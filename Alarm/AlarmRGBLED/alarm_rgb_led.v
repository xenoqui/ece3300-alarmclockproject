==> flow/design.v <==
`timescale 1ns / 1ps
module alarm_rgb_led(
    input clk,  
    input led_enable,
    output reg PWM_r,  
    output reg PWM_g,  
    output reg PWM_b  
);
    reg [31:0] count;  
    reg [7:0] pwm_counter_r;  
    parameter PWM_WIDTH = 8;  
    always @(posedge clk) begin
    if(led_enable)begin
        PWM_r <= (pwm_counter_r < 8'h7F);  
        if (count == 99999999) begin
            count <= 0;    
            if (pwm_counter_r < (2 ** PWM_WIDTH - 1)) begin
                pwm_counter_r <= pwm_counter_r + 1;
            end else begin
                pwm_counter_r <= 0;
            end
            PWM_g <= ~PWM_g;
            PWM_b <= ~PWM_b;
        end else begin
            count <= count + 1;  
        end
    end
    else begin
    PWM_r <= 1'b0;
    PWM_g <= 1'b0;
    PWM_b <= 1'b0;
    end
end
endmodule
# From RTL to reports: alarm_rgb_led
# Tool output for the design above, in the order of the flow.
# Lines are those of the file above, counted from 1.
# Operators carry their Yosys type and port widths (W data, S select, Z words).
# A cell with -- has no value.
# setup
top_module,alarm_rgb_led
clk_port,clk
library,sky130hd
lib_corner,tt_025C_1v80

# Word-level counts
# Source: Yosys, flattened and elaborated, memories not mapped. Widths are those after wreduce. Registers that Yosys merges into a memory's read port (data or address) are not register bits. Print and check cells do not count. Equal cells are merged and count once.
# word_totals
reg_bits,43
input_bits,2
# classes
cmp,2
n_logic,2
n_eq,1
n_addsub,2
reduce_logical,1
# op_table
cell,count
$add A32 B1 Y32 const B,1
$eq A32 B27 Y1 const B,1
$add A8 B1 Y8 const B,1
$lt A8 B7 Y1 const B,1
$lt A8 B8 Y1 const B,1
$not A1 Y1,2
$reduce_and A2 Y1,1

# Depth
# Yosys ltp: most cells in a row. Word level: on the elaborated netlist, between registers, memories and ports. Mapped: between sequential cells and ports; inverters and the memories' decode and read muxes count.
# depth
depth_word,2
abc_area,1
mapped_depth,9
ltp_nobuf,9

# After synthesis
# Yosys stat after the flow's synthesis: flattened, memories mapped to cells. It holds for the ABC_AREA given above (unset counts as 0); a run with the other value may have another netlist.
# types
type,count,area_total_um2
sky130_fd_sc_hd__edfxtp_1,40,1.2E+03
sky130_fd_sc_hd__nand2_1,90,337.824
sky130_fd_sc_hd__nor2_1,67,251.491
sky130_fd_sc_hd__inv_1,34,127.622
sky130_fd_sc_hd__nand3_1,20,100.096
sky130_fd_sc_hd__xor2_1,11,96.342
sky130_fd_sc_hd__a21oi_1,12,60.058
sky130_fd_sc_hd__dfxtp_1,3,60.058
sky130_fd_sc_hd__nand4_1,9,56.304
sky130_fd_sc_hd__nor2_2,6,37.536
sky130_fd_sc_hd__xnor2_1,4,35.034
sky130_fd_sc_hd__nor2_4,3,33.782
sky130_fd_sc_hd__nand2_2,5,31.28
sky130_fd_sc_hd__ha_1,2,25.024
sky130_fd_sc_hd__nor2_8,1,20.019
sky130_fd_sc_hd__or2_0,2,12.512
sky130_fd_sc_hd__nand2_4,1,11.261
sky130_fd_sc_hd__nand3_2,1,10.01
# Not listed: further types 10, cells in them 12.
# mapped
ff_cells,43
mapped_area_um2,2580.0
cell_count,323
buffers,1
seq_area_um2,1261.2

# Worst setup path after synthesis
# OpenSTA on the mapped netlist: ideal clock, no wires. The path of least setup slack (recovery checks aside). Input and output delay are each 20% of the period. Register names are those of the netlist, which keeps one name where synthesis merged equal registers.
# synth_path
kind,reg-to-reg
start,register count[0]
end,register pwm_counter_r[0]
setup_slack_ns,0.442
path_delay_ns,1.848
setup_ns,0.371
path_stages,8
t_arrival_ns,1.477
tclk_ns,2.29
path_buffers,0
launch_ns,0.000
period_less_setup_slack_ns,1.848
# "path_delay_ns" is the arrival time less input delay plus setup time.
# "path_stages": output pins that drive a net of the path, with the launching flip-flop's if there is one; two outputs of one cell count as two.
# "period_less_setup_slack_ns" is the clock period less the worst setup slack; recovery checks do not enter. This is arithmetic on one report: input and output delays are still those of the set period (20% each).
# The rows between start and end are the longest chain of elaborated cells between them; the timing report does not say that the signal goes this way. Where chains are equally long, one stands for them.
# Each line given opens the expression or statement behind the cell; cells for indexed reads and writes are added by Yosys, which also makes memories of some case tables.
# synth_via
cell_sequence,sky130_fd_sc_hd__edfxtp_1 > sky130_fd_sc_hd__ha_1 > sky130_fd_sc_hd__nand3_2 > sky130_fd_sc_hd__inv_2 > sky130_fd_sc_hd__nand2_4 > sky130_fd_sc_hd__nor2_2 > sky130_fd_sc_hd__nand2_2 > sky130_fd_sc_hd__nor2_1
elab_chain_cells,2
cone_cells,2
# synth_rtl
element,line,rtl
from (decl),9,reg [31:0] count;
from (assign),16,count <= 0;
from (assign),25,count <= count + 1;
$eq A32 B27 Y1,15,if (count == 99999999) begin
$reduce_and A2 Y1,--,
to (assign),18,pwm_counter_r <= pwm_counter_r + 1;
to (assign),20,pwm_counter_r <= 0;
to (decl),10,reg [7:0] pwm_counter_r;

# Path in the finished layout
# From the final timing report of run 2: the path of least setup slack in the routed layout; clock arrival at registers is part of the times.
# layout_path
kind,reg-to-reg
start,register count[0]
end,register pwm_counter_r[4]
setup_ns,0.36
path_stages,8
launch_ns,0.28
path_buffers,0
t_arrival_ns,2.09
tclk_ns,2.8
setup_slack_ns,0.64
# The rows between start and end are the longest chain of elaborated cells between them; the timing report does not say that the signal goes this way. Where chains are equally long, one stands for them.
# layout_via
cell_sequence,sky130_fd_sc_hd__edfxtp_1 > sky130_fd_sc_hd__ha_1 > sky130_fd_sc_hd__nand3_2 > sky130_fd_sc_hd__inv_2 > sky130_fd_sc_hd__nand2_4 > sky130_fd_sc_hd__nor2_2 > sky130_fd_sc_hd__nand2_2 > sky130_fd_sc_hd__nor2_1
elab_chain_cells,2
cone_cells,2
# layout_rtl
element,line,rtl
from (decl),9,reg [31:0] count;
from (assign),16,count <= 0;
from (assign),25,count <= count + 1;
$eq A32 B27 Y1,15,if (count == 99999999) begin
$reduce_and A2 Y1,--,
to (assign),18,pwm_counter_r <= pwm_counter_r + 1;
to (assign),20,pwm_counter_r <= 0;
to (decl),10,reg [7:0] pwm_counter_r;

# Measured results for alarm_rgb_led: 2 stored runs of the Yosys and OpenROAD flow on sky130hd. The settings differ; the order carries no meaning. The constraints put input and output delay at 20% of the set period each and load the outputs with 0.01 pF.
# "timing.achieved_period_ns": clock period set for the run, less the worst setup slack. It is reckoned from that one timing run; input and output delays stay at 20% of the period that was set.
# "design_power_mw" rests on the timing tool's default activity at the inputs, not on a simulated workload.
# Settings: - = not set for that run.
# Results: - = not shown.
setting or result,run 1,run 2
period_ns,4.0,2.8
CORE_UTILIZATION,66,57
SETUP_SLACK_MARGIN,0.45,0.27
PLACE_DENSITY,0.92,-
HOLD_SLACK_MARGIN,0.08,-
CORE_ASPECT_RATIO,1.09,0.63
CELL_PAD_IN_SITES_GLOBAL_PLACEMENT,3,-
TNS_END_PERCENT,60,55
GPL_ROUTABILITY_DRIVEN,1,-
MAX_ROUTING_LAYER,met5,-
CAP_MARGIN,20,20
CORE_MARGIN,2,6
SLEW_MARGIN,20,20
PLACE_DENSITY_LB_ADDON,-,0.12
ABC_AREA,-,1
GPL_TIMING_DRIVEN,-,1
CTS_CLUSTER_SIZE,-,93
synthArea_um2,-,2580.0
design.die.area_um2,-,6328.1
finish.stdcell_area_um2,-,2776.4
fin_util_frac,-,0.674
ws_setup_ns,-,0.640
fin_tns_ns,-,0.000
fin_hold_ws_ns,-,0.507
design_power_mw,-,1.247
timing.achieved_period_ns,-,2.160
# Run 1: unfinished; error GPL-0301 in placement
